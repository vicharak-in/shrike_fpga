==> flow/design.v <==
(* top *) module top #(
       parameter CLK = 50_000_000,
       parameter BAUD_RATE = 115200
    )( 
	  (* iopad_external_pin *) input      rx,
	  (* iopad_external_pin *) input      rst,
	  (* iopad_external_pin, clkbuf_inhibit *)input      clk, 
	  (* iopad_external_pin *) output reg led,
 	  (* iopad_external_pin *) output     clk_en,
	  (* iopad_external_pin *) output     led_en );
  assign clk_en = 1'b1;
  assign led_en = 1'b1;
  wire [7:0] data;
  wire data_valid;
  uart_rx # ( .CLK(CLK),
  			 .BAUD_RATE(BAUD_RATE) )
  U_uart_rx
    ( 
    .i_Clock(clk),
    .i_RX_Serial(rx),
    .o_RX_DV(data_valid),
    .o_RX_Byte (data)
    );
  always @(posedge clk) begin 
    if(rst) begin
      led <= 1'b0;
    end 
      if(data ==  8'hAB)
	led <= 1'b1;
      else if (data == 8'hFF)
	led <= 1'b0;
      else led <= led;
  end
endmodule
(* top *)
module DemoSequentialBreathing #(
  parameter IN_CLK_HZ = 44500000,
  parameter DEPTH = 8
) (
  (* iopad_external_pin *) input  nreset,
  (* iopad_external_pin, clkbuf_inhibit *) input clk,
  (* iopad_external_pin *) output osc_en,
  (* iopad_external_pin *) output led_0,
  (* iopad_external_pin *) output led0_oe,
  (* iopad_external_pin *) output led_1,
  (* iopad_external_pin *) output led1_oe,
  (* iopad_external_pin *) output led_2,
  (* iopad_external_pin *) output led2_oe,
  (* iopad_external_pin *) output led_3,
  (* iopad_external_pin *) output led3_oe,
  (* iopad_external_pin *) output reg led_4,
  (* iopad_external_pin *) output led4_oe,
  (* iopad_external_pin *) output reg led_5,
  (* iopad_external_pin *) output led5_oe,
  (* iopad_external_pin *) output reg led_6,
  (* iopad_external_pin *) output led6_oe,
  (* iopad_external_pin *) output reg led_7,
  (* iopad_external_pin *) output led7_oe
);
  assign osc_en = 1'b1;
  assign led0_oe = 1;
  assign led1_oe = 1;
  assign led2_oe = 1;
  assign led3_oe = 1;
  assign led4_oe = 1;
  assign led5_oe = 1;
  assign led6_oe = 1;
  assign led7_oe = 1;
  localparam BLINK_1HZ = 25_000_000;
  localparam BLINK_2HZ = 12_500_000;
  localparam BLINK_4HZ = 6_250_000;
  localparam BLINK_8HZ = 3_125_000;
  reg [2:0] seq_counter;
  reg [26:0] blink_counter;
  reg [3:0] blink_count;
  reg [2:0] state;
  reg r_led;
  wire [7:0] done;   
  wire next = |done;
  wire [7:0] en;
  assign en = 8'b1 << seq_counter;
  always @(posedge clk) begin
    if (!nreset) begin
      seq_counter <= 0;
    end else if (next) begin
      seq_counter <= seq_counter + 1;
    end
  end
  always @(posedge clk) begin
    if (!nreset) begin
      state <= 3'b000;
      blink_counter <= 0;
      blink_count <= 0;
      r_led <= 0;
      led_4 <= 0;
      led_5 <= 0;
      led_6 <= 0;
      led_7 <= 0;
    end else begin
      case (state)
        3'b000: begin
          blink_counter <= 0;
          blink_count <= 0;
          r_led <= 0;
          led_4 <= 0;
          led_5 <= 0;
          led_6 <= 0;
          led_7 <= 0;
          if (en[4]) state <= 3'b001;
        end
        3'b001: begin
          if (blink_counter == BLINK_1HZ) begin
            blink_counter <= 0;
            r_led <= ~r_led;
            if (blink_count == 9) begin
              state <= 3'b010;
              r_led <= 0;
              blink_count <= 0;
            end else begin
              blink_count <= blink_count + 1;
            end
          end else begin
            blink_counter <= blink_counter + 1;
          end
          led_4 <= r_led;
        end
        3'b010: begin
          if (blink_counter == BLINK_2HZ) begin
            blink_counter <= 0;
            r_led <= ~r_led;
            if (blink_count == 9) begin
              state <= 3'b011;
              r_led <= 0;
              blink_count <= 0;
            end else begin
              blink_count <= blink_count + 1;
            end
          end else begin
            blink_counter <= blink_counter + 1;
          end
          led_5 <= r_led;
        end
        3'b011: begin
          if (blink_counter == BLINK_4HZ) begin
            blink_counter <= 0;
            r_led <= ~r_led;
            if (blink_count == 9) begin
              state <= 3'b100;
              r_led <= 0;
              blink_count <= 0;
            end else begin
              blink_count <= blink_count + 1;
            end
          end else begin
            blink_counter <= blink_counter + 1;
          end
          led_6 <= r_led;
        end
        3'b100: begin
          if (blink_counter == BLINK_8HZ) begin
            blink_counter <= 0;
            r_led <= ~r_led;
            if (blink_count == 9) begin
              state <= 3'b000;
              r_led <= 0;
              blink_count <= 0;
            end else begin
              blink_count <= blink_count + 1;
            end
          end else begin
            blink_counter <= blink_counter + 1;
          end
          led_7 <= r_led;
        end
        default: state <= 3'b000;
      endcase
    end
  end
  breathing #(
    .IN_CLK_HZ(IN_CLK_HZ),
    .DEPTH(DEPTH),
    .PWM_FREQ_HZ(50),
    .RAMP_MULT(1)
  ) breathing_led0 (
    .clk(clk), .nreset(nreset), .en(en[0]), .out(led_0), .done(done[0])
  );
  breathing #(
    .IN_CLK_HZ(IN_CLK_HZ),
    .DEPTH(DEPTH),
    .PWM_FREQ_HZ(100),
    .RAMP_MULT(1)
  ) breathing_led1 (
    .clk(clk), .nreset(nreset), .en(en[1]), .out(led_1), .done(done[1])
  );
  breathing #(
    .IN_CLK_HZ(IN_CLK_HZ),
    .DEPTH(DEPTH),
    .PWM_FREQ_HZ(500),
    .RAMP_MULT(2)
  ) breathing_led2 (
    .clk(clk), .nreset(nreset), .en(en[2]), .out(led_2), .done(done[2])
  );
  breathing #(
    .IN_CLK_HZ(IN_CLK_HZ),
    .DEPTH(DEPTH),
    .PWM_FREQ_HZ(1000),
    .RAMP_MULT(2)
  ) breathing_led3 (
    .clk(clk), .nreset(nreset), .en(en[3]), .out(led_3), .done(done[3])
  );
endmodule
`timescale 1ns / 1ps
module breathing #(
  parameter IN_CLK_HZ = 49000000,
  parameter DEPTH = 8,
  parameter PWM_FREQ_HZ = 400,
  parameter RAMP_MULT = 1
) (
  input clk,
  input nreset,
  input en,
  output reg out,
  output done  
);
  localparam CNT_SLOW = IN_CLK_HZ / PWM_FREQ_HZ / (2**DEPTH);
  localparam CNT_SLOW_WIDTH = $clog2(CNT_SLOW);
  localparam CNT_RAMP_WIDTH = $clog2(RAMP_MULT);
  reg clk_en = 1'b0;
  reg [CNT_SLOW_WIDTH-1:0] cnt_slow_reg = 'h0;
  reg [DEPTH-1:0] cnt_pwm_reg = 'h0;
  reg [DEPTH-1:0] cnt_duty_reg = 'h0;
  reg [CNT_RAMP_WIDTH:0] cnt_ramp_reg = 'h0;
  reg dir_reg = 1'b0;
  always @(posedge clk) begin
    if (!nreset) begin
      cnt_slow_reg <= 'h0;
      clk_en <= 1'b0;
    end else begin
      if (en) begin
        clk_en <= 1'b0;
        if (cnt_slow_reg < CNT_SLOW) begin
          cnt_slow_reg <= cnt_slow_reg + 1;
        end else begin
          cnt_slow_reg <= 'h0;
          clk_en <= 1'b1;
        end
      end
    end
  end
  always @(posedge clk) begin
    if (!nreset) begin
      cnt_pwm_reg <= 'h0;
      cnt_ramp_reg <= 'h0;
      cnt_duty_reg <= 'h0;
      dir_reg <= 1'b0;
    end else begin
      if (en) begin
        if (clk_en) begin
          cnt_pwm_reg <= cnt_pwm_reg + 1;
          if (&cnt_pwm_reg) begin
            cnt_pwm_reg <= 'h0;
            cnt_ramp_reg <= cnt_ramp_reg + 1;
            if (cnt_ramp_reg >= (RAMP_MULT-1)) begin
              cnt_ramp_reg <= 'h0;
              cnt_duty_reg <= cnt_duty_reg + 1;
              if (&cnt_duty_reg) begin
                cnt_duty_reg <= 'h0;
                dir_reg <= ~dir_reg;
              end
            end
          end
        end
      end
    end
  end
  always @(posedge clk) begin
    if (!nreset) begin
      out <= 1'b0;
    end else begin
      if (en) begin
        out <= (dir_reg==0) ? ((cnt_pwm_reg<cnt_duty_reg) ? 1:0) : ((cnt_pwm_reg<cnt_duty_reg) ? 0:1);
      end else begin
        out <= 1'b0;
      end
    end
  end
  reg [1:0] dir_fedge;
  always @(posedge clk) begin
    if (!nreset) dir_fedge <= 'h0;
    else begin
      dir_fedge[0] <= dir_reg;
      dir_fedge[1] <= dir_fedge[0];
    end
  end
  assign done = ~dir_fedge[0] & dir_fedge[1];
endmodule
# == Step by step through the tools: DemoSequentialBreathing ==
# The steps from the RTL of DemoSequentialBreathing to its reports follow in flow order.
# Line numbers count from 1 in the design file above.
# Operators: Yosys type, input widths -> output width; for muxes data width and select width s.
# The mark -- stands for no value.
# inputs
design,DemoSequentialBreathing
clock,clk
library,sky130hd
pvt_corner,tt_025C_1v80

# == After elaboration ==
# Source: Yosys, flattened and elaborated, memories not mapped. Widths are those after wreduce. Registers that Yosys merges into a memory's read port (data or address) are not register bits. Print and check cells do not count. Equal cells are merged and count once.
# bits
register_bits,172
wordCells,204
output_inout_bits,17
in_bits,2
# op_classes
cmp,12
reduce_logical,37
n_eq,18
mux,63
n_shift,1
addsub,19
logic,13
# op_table
operator,count
$pmux 27 s5,1
$mux 27,4
$reduce_and 19->1,4
$add 8x1->8 const B,9
$mux 8,9
$reduce_and 8->1,8
$reduce_and 11->1,4
$reduce_and 10->1,4
$lt 8x8->1,4
$add 27x1->27 const B,1
$eq 27x22->1 const B,1
$eq 27x23->1 const B,1
$eq 27x24->1 const B,1
$eq 27x25->1 const B,1
$mux 3,9
$mux 1,23
$pmux 4 s5,1
$mux 4,5
$ne 2x2->1 const B,9
$reduce_and 2->1,8
$pmux 3 s5,1
$add 12x1->12 const B,1
$lt 12x12->1 const B,1
$mux 12,1
$add 11x1->11 const B,1
$lt 11x11->1 const B,1
$mux 11,1
$not 1->1,9
# Not listed: further kinds 25, cells in them 40.

# == Logic depth ==
# Depth = most cells in a row (Yosys ltp): at word level without a register or memory, in the mapped netlist without a sequential cell, where the memories' decode and read muxes count.
# logic_depth
word_depth,4
ABC_AREA,0
depth_mapped,10
mapped_depth_nobuf,8

# == Mapped cells and area ==
# The flow's flattened synthesis, as Yosys stat reports it; memories are mapped. The netlist is that of the ABC_AREA named above (0 if unset); the other value can give another one.
# synth_totals
mapped_area_mm2,0.0081979
flip_flops,164
sequential_area_mm2,0.0032831
buf_cells,33
mapped_cells,966
# types
cell_type,count,type_area_um2
sky130_fd_sc_hd__dfxtp_1,164,3.28E+03
sky130_fd_sc_hd__ha_1,52,650.624
sky130_fd_sc_hd__nor2_1,156,585.562
sky130_fd_sc_hd__xnor2_1,57,499.229
sky130_fd_sc_hd__xor2_1,42,367.853
sky130_fd_sc_hd__nand2_1,85,319.056
sky130_fd_sc_hd__nand4_1,43,269.008
sky130_fd_sc_hd__nand3_1,49,245.235
sky130_fd_sc_hd__a21oi_1,44,220.211
sky130_fd_sc_hd__inv_1,46,172.666
sky130_fd_sc_hd__mux2i_1,15,150.144
sky130_fd_sc_hd__a21o_1,16,120.115
sky130_fd_sc_hd__o21ai_0,21,105.101
sky130_fd_sc_hd__nor3_1,16,80.077
sky130_fd_sc_hd__buf_4,10,75.072
sky130_fd_sc_hd__clkbuf_1,17,63.811
sky130_fd_sc_hd__and3_1,10,62.56
sky130_fd_sc_hd__or3_1,10,62.56
# Not listed: further types 38, cells in them 113.
# By module: a second synthesis without flattening, with its own total; a netlist apart from the flattened one above.
# hier_totals
hier_cells,1009
area_unflattened_mm2,0.008881
# Each row is one instance without its submodules.
# modules
module,instances,area_mm2,n_cells,seq_area_mm2
DemoSequentialBreathing,1,0.002381,266,0.0008808
breathing,1,0.0016779,189,0.0006606
breathing,1,0.0016391,189,0.0006406
breathing,1,0.001604,185,0.0006406
breathing,1,0.001579,180,0.0006206

# == Path before layout ==
# OpenSTA on the mapped netlist: ideal clock, no wires. The path of least setup slack (recovery checks aside). Input and output delay are each 20% of the period. Register names are those of the netlist, which keeps one name where synthesis merged equal registers.
# synth_timing
kind,reg2reg
startpoint,register blink_counter[0]
endpoint,register blink_count[3]
launch_ns,0.000
setup_ns,0.116
arrival_ns,2.225
path_delay_ns,2.341
path_stages,10
slack_ns,0.899
clock_period_ns,3.24
n_path_buf,1
required_ns,3.124
synth_period_reached_ns,2.341
# "path_delay_ns" = arrival - input delay + setup time.
# "path_stages": output pins that drive a net of the path, with the launching flip-flop's if there is one; two outputs of one cell count as two.
# "synth_period_reached_ns" is the clock period less the worst setup slack; recovery checks do not enter. This is arithmetic on one report: input and output delays are still those of the set period (20% each).
# The rows between start and end are the longest chain of elaborated cells between them; the timing report does not say that the signal goes this way. Where chains are equally long, one stands for them.
# Each line given opens the expression or statement behind the cell; cells for indexed reads and writes are added by Yosys, which also makes memories of some case tables.
# A register here has more assigning lines than the two given.
# synth_between
cell_sequence,sky130_fd_sc_hd__dfxtp_1 sky130_fd_sc_hd__inv_1 sky130_fd_sc_hd__ha_1 sky130_fd_sc_hd__nor4b_2 sky130_fd_sc_hd__nand4_1 sky130_fd_sc_hd__o41ai_1 sky130_fd_sc_hd__nand4_1 sky130_fd_sc_hd__buf_6 sky130_fd_sc_hd__o311a_1 sky130_fd_sc_hd__a41o_1
elab_chain_cells,3
cells_between,14
cone_lines,5
cone_classes,eq/ne: 8; mux: 5; reduce/logical: 1
# synth_rtl
item,line,source
start: declaration,74,reg [26:0] blink_counter;
start: assignment,123,blink_counter <= blink_counter + 1;
start: assignment,139,blink_counter <= blink_counter + 1;
$eq 27x22->1,160,if (blink_counter == BLINK_8HZ) begin
$mux 4,160,
$pmux 4 s5,100,case (state)
end: assignment,120,blink_count <= blink_count + 1;
end: assignment,136,blink_count <= blink_count + 1;
end: declaration,75,reg [3:0] blink_count;

# == Path in the finished layout ==
# Path of least setup slack in the final report of run 1 (OpenROAD, finished layout, wires in). Where an end is a register, its clock arrival counts in the times.
# layout_timing
kind,reg2reg
startpoint,register blink_counter[0]
endpoint,register blink_count[3]
arrival_ns,2.71
slack_ns,-0.72
launch_ns,0.42
path_stages,12
clock_period_ns,1.67
n_path_buf,3
required_ns,1.99
setup_ns,0.10
# The rows between start and end are the longest chain of elaborated cells between them; the timing report does not say that the signal goes this way. Where chains are equally long, one stands for them.
# A register here has more assigning lines than the two given.
# layout_between
cell_sequence,sky130_fd_sc_hd__dfxtp_2 sky130_fd_sc_hd__inv_2 sky130_fd_sc_hd__ha_4 sky130_fd_sc_hd__nor4b_4 sky130_fd_sc_hd__nand4_1 sky130_fd_sc_hd__buf_6 sky130_fd_sc_hd__o41ai_4 sky130_fd_sc_hd__nand4_1 sky130_fd_sc_hd__buf_6 sky130_fd_sc_hd__buf_6 sky130_fd_sc_hd__o311a_1 sky130_fd_sc_hd__a41o_1
elab_chain_cells,3
cells_between,14
cone_lines,5
cone_classes,eq/ne: 8; mux: 5; reduce/logical: 1
# layout_rtl
item,line,source
start: declaration,74,reg [26:0] blink_counter;
start: assignment,123,blink_counter <= blink_counter + 1;
start: assignment,139,blink_counter <= blink_counter + 1;
$eq 27x22->1,160,if (blink_counter == BLINK_8HZ) begin
$mux 4,160,
$pmux 4 s5,100,case (state)
end: assignment,120,blink_count <= blink_count + 1;
end: assignment,136,blink_count <= blink_count + 1;
end: declaration,75,reg [3:0] blink_count;

# Design DemoSequentialBreathing on sky130hd. What follows are 2 stored runs of the flow, each under its own settings; their order means nothing. The constraints put input and output delay at 20% of the set period each and load the outputs with 0.01 pF.
# By "period_reached_ns" is meant the clock period of the run minus its worst setup slack. This is arithmetic on one report: input and output delays are still those of the set period (20% each).
# "power_uw" is the tool's figure for a default switching activity; nothing was simulated.
# Settings: n/a = not set for that run.
# Among the results, n/a means that no value is shown for the run.
stored run,period_ns,CORE_UTILIZATION,PLACE_DENSITY_LB_ADDON,HOLD_SLACK_MARGIN,CELL_PAD_IN_SITES_GLOBAL_PLACEMENT,CELL_PAD_IN_SITES_DETAIL_PLACEMENT,TNS_END_PERCENT,CTS_CLUSTER_SIZE,SLEW_MARGIN,MIN_ROUTING_LAYER,CAP_MARGIN,CORE_MARGIN,SETUP_SLACK_MARGIN,final_hold_ws_ns,yosys.chip_area_mm2,worst_setup_slack_ns,period_reached_ns,power_uw,utilization_pct,die_mm2
run 1,1.67,17,0.26,0.06,1,0,20,60,30,met1,20,2,n/a,0.356,0.0081979,-0.718,2.388,8575,24.4,0.0499947
run 2,3.34,68,0.14,n/a,n/a,2,n/a,n/a,20,n/a,20,2,0.32,n/a,n/a,n/a,n/a,n/a,n/a,n/a
# Run 2: unfinished; error DPL-0033 in placement
