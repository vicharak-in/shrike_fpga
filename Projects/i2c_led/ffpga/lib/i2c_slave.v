==> flow/design.v <==
(* top *) module top #(
       parameter CLK = 50_000_000,
       parameter BAUD_RATE = 115200
    )( 
	  (* iopad_external_pin *) input      rx,
	  (* iopad_external_pin *) input      rst,
	  (* iopad_external_pin, clkbuf_inhibit *)input      clk, 
	  (* iopad_external_pin *) output reg led,
 	  (* iopad_external_pin *) output     clk_en,
	  (* iopad_external_pin *) output     led_en );
  assign clk_en = 1'b1;
  assign led_en = 1'b1;
  wire [7:0] data;
  wire data_valid;
  uart_rx # ( .CLK(CLK),
  			 .BAUD_RATE(BAUD_RATE) )
  U_uart_rx
    ( 
    .i_Clock(clk),
    .i_RX_Serial(rx),
    .o_RX_DV(data_valid),
    .o_RX_Byte (data)
    );
  always @(posedge clk) begin 
    if(rst) begin
      led <= 1'b0;
    end 
      if(data ==  8'hAB)
	led <= 1'b1;
      else if (data == 8'hFF)
	led <= 1'b0;
      else led <= led;
  end
endmodule
`timescale 1ns / 1ps
module i2c_slave #(
    parameter I2C_SLAVE_ADR = 7'h32  
) (
    input   wire        i_clk,       
    input   wire        i_rst,       
    input   wire        i_en,        
    output  wire        o_busy,      
    input   wire        i_scl,       
    input   wire        i_sda,       
    output  wire        o_sda,       
    output  reg         o_sda_oe,    
    input   wire [7:0]  i_data_tx,   
    output  reg  [7:0]  o_data_rx,   
    output  reg         o_int_tx,    
    output  reg         o_int_rx     
);
localparam IDLE         = 9'b0_0000_0001;   
localparam START        = 9'b0_0000_0010;   
localparam CMD          = 9'b0_0000_0100;   
localparam ACK_CMD      = 9'b0_0000_1000;   
localparam WRITE        = 9'b0_0001_0000;   
localparam ACK_WRITE    = 9'b0_0010_0000;   
localparam READ         = 9'b0_0100_0000;   
localparam ACK_READ     = 9'b0_1000_0000;   
localparam STOP         = 9'b1_0000_0000;   
reg [8:0] r_state, n_state;
reg       n_sda, r_sda;
wire      r_cnt_en;
reg       r_ack_flag;
reg [7:0] r_buffer_tx, r_buffer_rx;
reg [2:0] r_bit_cnt;
reg [2:0] r_sda_in_sync, r_scl_in_sync;
reg       r_scl_in_rise, r_scl_in_fall;
wire      r_scl_in_fall_prev;
reg       r_det_start, r_det_stop;
reg       latch_buff_tx;
wire      sda_oe_mux;
always @(posedge i_clk) begin
    if(i_rst) begin
        r_scl_in_sync <= 3'b111;
    end else begin
        r_scl_in_sync[0] <= i_scl;
        r_scl_in_sync[1] <= r_scl_in_sync[0];
        r_scl_in_sync[2] <= r_scl_in_sync[1];
    end
end
always @(posedge i_clk) begin
    if(i_rst) begin
        r_sda_in_sync <= 3'b111;
    end else begin
        r_sda_in_sync[0] <= i_sda;
        r_sda_in_sync[1] <= r_sda_in_sync[0];
        r_sda_in_sync[2] <= r_sda_in_sync[1];
    end
end
always @(posedge i_clk) begin
    if (i_rst) begin
        r_scl_in_rise <= 1'b0;
    end else begin
        r_scl_in_rise <= r_scl_in_sync[1] & ~r_scl_in_sync[2];
    end
end
assign r_scl_in_fall_prev = ~r_scl_in_sync[1] & r_scl_in_sync[2];
always @(posedge i_clk) begin
    if (i_rst) begin
        r_scl_in_fall <= 1'b0;
    end else begin
        r_scl_in_fall <= r_scl_in_fall_prev;
    end
end
always @(posedge i_clk) begin
    if (i_rst) begin
        r_det_start <= 1'b0;
    end else begin
        r_det_start <= (~r_sda_in_sync[1] & r_sda_in_sync[2]) & r_scl_in_sync[2];
    end
end
always @(posedge i_clk) begin
    if (i_rst) begin
        r_det_stop <= 1'b0;
    end else begin
        r_det_stop <= (r_sda_in_sync[1] & ~r_sda_in_sync[2]) & r_scl_in_sync[2];
    end
end
always @(posedge i_clk) begin
    if (i_rst) begin
        r_bit_cnt <= 3'h7;
    end else begin
        if (r_state == IDLE) begin
            r_bit_cnt <= 3'h7;
        end else if(r_cnt_en && r_scl_in_fall) begin
            r_bit_cnt <= r_bit_cnt - 1;
        end
    end
end
always @(posedge i_clk) begin
    if (i_rst)  r_state <= IDLE;
    else        r_state <= n_state;
end
always @* begin
    latch_buff_tx = 1'b0;
    n_sda = 1'b1;
    n_state = IDLE;
    case(r_state)
        IDLE: begin
            if (i_en && r_det_start)  n_state = START;
            else                      n_state = IDLE;
        end
        START: begin
            if (r_scl_in_fall)  n_state = CMD;
            else                n_state = START;
        end
        CMD: begin
            if (r_bit_cnt == 0 && r_scl_in_fall)  n_state = ACK_CMD;
            else                                  n_state = CMD;
        end
        ACK_CMD: begin
            if (r_buffer_rx[7:1] == I2C_SLAVE_ADR) begin
                n_sda = 1'b0;
                if (r_scl_in_fall) begin
                    n_sda = 1'b1;
                    if (r_buffer_rx[0]) begin
                        latch_buff_tx = 1'b1;
                        n_state = WRITE;
                    end else begin
                        n_state = READ;
                    end
                end else begin
                    n_state = ACK_CMD;
                end
            end else begin
                n_state = STOP;
            end
        end
        WRITE: begin
            n_sda = r_buffer_tx[r_bit_cnt];
            if (r_bit_cnt == 0 && r_scl_in_fall)  n_state = ACK_WRITE;
            else if (r_det_start)                 n_state = START;
            else if (r_det_stop)                  n_state = IDLE;
            else                                  n_state = WRITE;
        end
        ACK_WRITE: begin
            if (r_scl_in_fall) begin
                if (r_ack_flag) begin
                    latch_buff_tx = 1'b1;
                    n_state = WRITE;
                end else begin
                  n_state = STOP;
                end
            end else begin
                n_state = ACK_WRITE;
          end
        end
        READ: begin
            if (r_bit_cnt == 0 && r_scl_in_fall)  n_state = ACK_READ;
            else if (r_det_start)                 n_state = START;
            else if (r_det_stop)                  n_state = IDLE;
            else                                  n_state = READ;
        end
        ACK_READ: begin
            n_sda = 1'b0;
            if (r_scl_in_fall) begin
                n_sda = 1'b1;
                n_state = READ;
            end else begin
                n_state = ACK_READ;
            end
        end
        STOP: begin
            if (r_det_stop)   n_state = IDLE;
            else              n_state = STOP;
        end
        default: begin
            latch_buff_tx = 1'b0;
            n_sda = 1'b1;
            n_state = IDLE;
        end
    endcase
end
always @(posedge i_clk) begin
    if(i_rst) begin
        r_buffer_tx <= 8'h00;
    end else if(latch_buff_tx) begin
        r_buffer_tx <= i_data_tx;
    end
end
always @(posedge i_clk) begin
    if(i_rst) begin
        r_buffer_rx <= 8'h00;
    end else if((r_state == CMD || r_state == READ) && (r_scl_in_rise)) begin
        r_buffer_rx[r_bit_cnt] <= r_sda_in_sync[2];
    end else if((r_state == IDLE)) begin
        r_buffer_rx <= 8'h00;
    end
end
always @(posedge i_clk) begin
    if(i_rst) begin
        o_int_tx <= 1'b0;
    end else if((r_state == WRITE) && (r_bit_cnt == 0 && r_scl_in_fall)) begin
        o_int_tx <= 1'b1;
    end else begin
        o_int_tx <= 1'b0;
    end
end
always @(posedge i_clk) begin
    if(i_rst) begin
        o_int_rx <= 1'b0;
    end else if((r_state == ACK_READ) && r_scl_in_rise) begin
        o_int_rx <= 1'b1;
    end else begin
        o_int_rx <= 1'b0;
    end
end
always @(posedge i_clk) begin
    if(i_rst) begin
        r_ack_flag <= 1'b0;
    end else if(r_state == ACK_WRITE) begin
        if (r_scl_in_rise) begin
            if (~r_sda_in_sync[2]) begin
                r_ack_flag <= 1'b1;
            end else begin
                r_ack_flag <= 1'b0;
            end
        end
    end else begin
        r_ack_flag <= 1'b0;
    end
end
assign r_cnt_en = (r_state == CMD || r_state == WRITE || r_state == READ) ? 1'b1 : 1'b0;
assign o_busy = (r_state == IDLE) ? 1'b0 : 1'b1;
always @(posedge i_clk) begin
    if(i_rst) begin
        o_data_rx <= 8'h00;
    end else if(r_scl_in_rise && (r_state == ACK_READ)) begin
        o_data_rx <= r_buffer_rx;
    end
end
always @(posedge i_clk) begin
    if (i_rst) begin
        r_sda <= 1'b1;
    end else begin
        r_sda <= n_sda;
    end
end
assign sda_oe_mux = (r_sda) ? 1'b0 : 1'b1;
always @(posedge i_clk) begin
    if (i_rst) begin
        o_sda_oe <= 1'b0;
    end else begin
        o_sda_oe <= sda_oe_mux;
    end
end
assign o_sda = 1'b0;
endmodule
Step by step through the tools: i2c_slave
Tool output for the design above, in the order of the flow. Line numbers count from 1 in the design file above. Operators: Yosys type, input widths -> output width; for muxes data width and select width s. The mark -- stands for no value.

Top module: i2c_slave. Clock input: i_clk. Cell library: sky130hd. Library corner: tt_025C_1v80.

Elaborated design
Yosys after proc, flatten, opt, wreduce and memory -nomap, before mapping. Memory bits, and registers merged into a memory's read port (data or address), are not among the register bits. Print and check cells are not counted. Equal cells are merged and count once.

For flip-flop bits (word level) the number is 51. Under input bits stands 13. The entry for cells after elaboration reads 96.

Under mux-type cells stands 34. For shift operators the number is 3. For bitwise logic cells the number is 14. The entry for $add $sub $neg reads 2. Under reduce/logical cells stands 13. Eq/ne operators: 10.

Operator list (count): $pmux 9 s9 (1); $mux 9 (4); $mux 8 (4); $mux 7 (4); $mux 1 (13); $mux 5 (2); $eq 9x1->1 const B (1); $eq 9x2->1 const B (1); $eq 9x3->1 const B (1); $eq 9x4->1 const B (1); $eq 9x5->1 const B (1); $eq 9x6->1 const B (1); $eq 9x7->1 const B (1); $eq 9x8->1 const B (1); $eq 9x9->1 const B (1); $shift 1x4->8 (1); $shift 1x4->8 const A (1); $shiftx 8x3->1 (1); $and 8x8->8 (1); $or 8x8->8 (1); $not 8->8 (1); $eq 7x6->1 const B (1); $and 1x1->1 (6); $logic_and 1x1->1 (6); $mux 6 (1); $not 1->1 (5); $reduce_or 2->1 (2); $neg 3->4 (1).

Other operator kinds: 9; their cells: 11.

Longest topological paths
Yosys ltp: most cells in a row. Word level: on the elaborated netlist, between registers, memories and ports. Mapped: between sequential cells and ports; inverters and the memories' decode and read muxes count.

Word-level depth: 6. ABC_AREA: 0. For mapped depth the number is 9.

After synthesis
The flow's flattened synthesis, as Yosys stat reports it; memories are mapped. The netlist is that of the ABC_AREA named above (0 if unset); the other value can give another one. The area totals of this step are shown rounded.

For chip area (Yosys) the number is 0.002116 mm^2. Under buffers stands 14. The figure for mapped flip-flops is 51. The figure for cells in the netlist is 242. Under sequential part of the area stands 0.001021 mm^2.

Cell types (count): sky130_fd_sc_hd__dfxtp_1 (51); sky130_fd_sc_hd__nand3_1 (30); sky130_fd_sc_hd__a21oi_1 (27); sky130_fd_sc_hd__nand2_1 (22); sky130_fd_sc_hd__o21ai_1 (15); sky130_fd_sc_hd__nor2_1 (14); sky130_fd_sc_hd__ha_1 (4); sky130_fd_sc_hd__or2_1 (7); sky130_fd_sc_hd__clkbuf_1 (9); sky130_fd_sc_hd__nand4_1 (5); sky130_fd_sc_hd__nor3b_1 (4); sky130_fd_sc_hd__mux4_1 (1); sky130_fd_sc_hd__nand2b_1 (4); sky130_fd_sc_hd__inv_1 (6); sky130_fd_sc_hd__mux4_2 (1); sky130_fd_sc_hd__a31oi_1 (3); sky130_fd_sc_hd__and2_1 (3); sky130_fd_sc_hd__and3_1 (3).

Other cell types: 26; their cells: 33.

Worst setup path after synthesis
Source: OpenSTA report_checks on the synthesized netlist (no wires, ideal clock, input and output delay 20% of the period each), path of least setup slack; recovery checks are left aside. Register names are those of the netlist, which keeps one name where synthesis merged equal registers.

Kind: register to register. Start point: register r_bit_cnt[0]. End point: register r_buffer_rx[6]. For slack the number is 1202 ps. The figure for clock period is 3040 ps. Arrival time: 1746 ps. The figure for stages on the path is 10. For path delay the number is 1838 ps. Synthesis period reached: 1838 ps.

"path delay" = arrival - input delay + setup time. "stages on the path": output pins that drive a net of the path, with the launching flip-flop's if there is one; two outputs of one cell count as two. "synthesis period reached" is the clock period less the worst setup slack; recovery checks do not enter. This is arithmetic on one report: input and output delays are still those of the set period (20% each). Between the ends stands the longest chain of elaborated cells between them, by number of cells; it is not shown to be the way that was timed. Of several equally long chains one is given. Each line given opens the expression or statement behind the cell; cells for indexed reads and writes are added by Yosys, which also makes memories of some case tables. A register here has more assigning lines than the two given.

Cell sequence: sky130_fd_sc_hd__dfxtp_1 > sky130_fd_sc_hd__buf_6 > sky130_fd_sc_hd__inv_1 > sky130_fd_sc_hd__ha_1 > sky130_fd_sc_hd__ha_1 > sky130_fd_sc_hd__clkbuf_1 > sky130_fd_sc_hd__inv_2 > sky130_fd_sc_hd__nand4_1 > sky130_fd_sc_hd__a21oi_1 > sky130_fd_sc_hd__o32ai_1. Under length of the longest elaborated chain stands 6. Under elaborated cells between the ends (all ways) stands 7. The entry for RTL lines with such cells reads 2.

Ends and longest elaborated chain, after synthesis: start: declaration (line 66) `reg [2:0] r_bit_cnt;`; start: assignment (line 122) `r_bit_cnt <= 3'h7;`; start: assignment (line 127) `r_bit_cnt <= r_bit_cnt - 1;`; $neg 3->4 (line 226) `r_buffer_rx[r_bit_cnt] <= r_sda_in_sync[2];`; $shift 1x4->8 (line 226); $not 8->8 (line 226); $and 8x8->8 (line 226); $or 8x8->8 (line 226); $mux 8 (line 225) `end else if((r_state == CMD || r_state == READ) && (r_scl_in_rise)) begin`; end: assignment (line 224) `r_buffer_rx <= 8'h00;`; end: assignment (line 226); end: declaration (line 65) `reg [7:0] r_buffer_tx, r_buffer_rx;`.

Path in the finished layout
Path of least setup slack in the final report of flow run A (OpenROAD, finished layout, wires in). Where an end is a register, its clock arrival counts in the times. The report prints the path's times to 10 ps; the period is as set.

Kind: register to register. Start point: register r_bit_cnt[1]. End point: register r_buffer_rx[6]. Arrival time: 2120 ps. The figure for stages on the path is 8. For slack the number is 440 ps. The figure for clock period is 2340 ps.

Between the ends stands the longest chain of elaborated cells between them, by number of cells; it is not shown to be the way that was timed. Of several equally long chains one is given. A register here has more assigning lines than the two given.

Cell sequence: sky130_fd_sc_hd__dfxtp_1 > sky130_fd_sc_hd__inv_1 > sky130_fd_sc_hd__ha_1 > sky130_fd_sc_hd__ha_1 > sky130_fd_sc_hd__inv_2 > sky130_fd_sc_hd__nand4_1 > sky130_fd_sc_hd__a21oi_1 > sky130_fd_sc_hd__o32ai_1. Under length of the longest elaborated chain stands 6. Under elaborated cells between the ends (all ways) stands 7. The entry for RTL lines with such cells reads 2.

Ends and longest elaborated chain, post-layout: start: declaration (line 66) `reg [2:0] r_bit_cnt;`; start: assignment (line 122) `r_bit_cnt <= 3'h7;`; start: assignment (line 127) `r_bit_cnt <= r_bit_cnt - 1;`; $neg 3->4 (line 226) `r_buffer_rx[r_bit_cnt] <= r_sda_in_sync[2];`; $shift 1x4->8 (line 226); $not 8->8 (line 226); $and 8x8->8 (line 226); $or 8x8->8 (line 226); $mux 8 (line 225) `end else if((r_state == CMD || r_state == READ) && (r_scl_in_rise)) begin`; end: assignment (line 224) `r_buffer_rx <= 8'h00;`; end: assignment (line 226); end: declaration (line 65) `reg [7:0] r_buffer_tx, r_buffer_rx;`.

Data sheet: physical implementation of i2c_slave

Settings and measured results of 2 stored flow runs for module i2c_slave (sky130hd), not sorted in any way. The constraints put input and output delay at 20% of the set period each and load the outputs with 0.01 pF. By "clock period reached" is meant the clock period of the run minus its worst setup slack. This is arithmetic on one report: input and output delays are still those of the set period (20% each). By "power consumption" is meant OpenSTA's value without simulated activity: inputs other than the clock are taken to toggle once in ten clock periods, and the tool carries that through the logic. Measured values are rounded.

Files of flow run A:
==> flow/run.sh <==
#!/bin/bash
# the make line also repeats the synthesis and layout settings of config.mk as NAME=value (left out here)
make -C /OpenROAD-flow-scripts/flow DESIGN_CONFIG=/design/flow/config.mk WORK_HOME=/design/flow/orfs CLKGATE_MAP_FILE= finish
==> flow/config.mk <==
export PLATFORM = sky130hd
export DESIGN_NAME = i2c_slave
export DESIGN_NICKNAME = i2c_slave
export VERILOG_FILES = /design/flow/design.v
export SDC_FILE = /design/flow/constraint.sdc
export NUM_CORES = 4
export LEC_CHECK = 0
export CAP_MARGIN = 20
export CORE_ASPECT_RATIO = 0.58
export CORE_MARGIN = 2
export CORE_UTILIZATION = 34
export CTS_CLUSTER_DIAMETER = 324
export GPL_ROUTABILITY_DRIVEN = 0
export MAX_ROUTING_LAYER = met5
export PLACE_DENSITY_LB_ADDON = 0.1
export SETUP_SLACK_MARGIN = 0.29
export SLEW_MARGIN = 20
==> flow/constraint.sdc <==
create_clock -name core_clock -period 2.34 [get_ports {i_clk}]
set_input_delay 0.4680 -clock core_clock [delete_from_list [all_inputs] [get_ports {i_clk}]]
set_output_delay 0.4680 -clock core_clock [all_outputs]
set_load 0.01 [all_outputs]

Results of flow run A. The clock period reached reads 1901 ps. The setup slack of the worst path reads 439 ps. The measured die size is 0.006893 mm^2. For the total negative slack the run shows 0 ps. The chip area in the Yosys report reads 0.002116 mm^2. The power consumption stands at 1.576 mW. The utilization in the final report reads 43.4%. The std-cell area (final layout) is 0.002552 mm^2.

Files of flow run B:
==> flow/run.sh <==
#!/bin/bash
# the make line also repeats the synthesis and layout settings of config.mk as NAME=value (left out here)
make -C /OpenROAD-flow-scripts/flow DESIGN_CONFIG=/design/flow/config.mk WORK_HOME=/design/flow/orfs CLKGATE_MAP_FILE= finish
==> flow/config.mk <==
export PLATFORM = sky130hd
export DESIGN_NAME = i2c_slave
export DESIGN_NICKNAME = i2c_slave
export VERILOG_FILES = /design/flow/design.v
export SDC_FILE = /design/flow/constraint.sdc
export NUM_CORES = 4
export LEC_CHECK = 0
export CAP_MARGIN = 15
export CORE_ASPECT_RATIO = 0.75
export CORE_MARGIN = 5
export CORE_UTILIZATION = 57
export GPL_TIMING_DRIVEN = 0
export MIN_ROUTING_LAYER = met1
export PLACE_DENSITY_LB_ADDON = 0.04
export SETUP_SLACK_MARGIN = 0.09
export SLEW_MARGIN = 20
==> flow/constraint.sdc <==
create_clock -name core_clock -period 3.33 [get_ports {i_clk}]
set_input_delay 0.6660 -clock core_clock [delete_from_list [all_inputs] [get_ports {i_clk}]]
set_output_delay 0.6660 -clock core_clock [all_outputs]
set_load 0.01 [all_outputs]

Results of flow run B. The clock period reached reads 2228 ps. The setup slack of the worst path reads 1102 ps. The measured die size is 0.005043 mm^2. For the total negative slack the run shows 0 ps. The chip area in the Yosys report reads 0.002116 mm^2. The power consumption stands at 1.002 mW. The utilization in the final report reads 69.4%. The std-cell area (final layout) is 0.002509 mm^2.
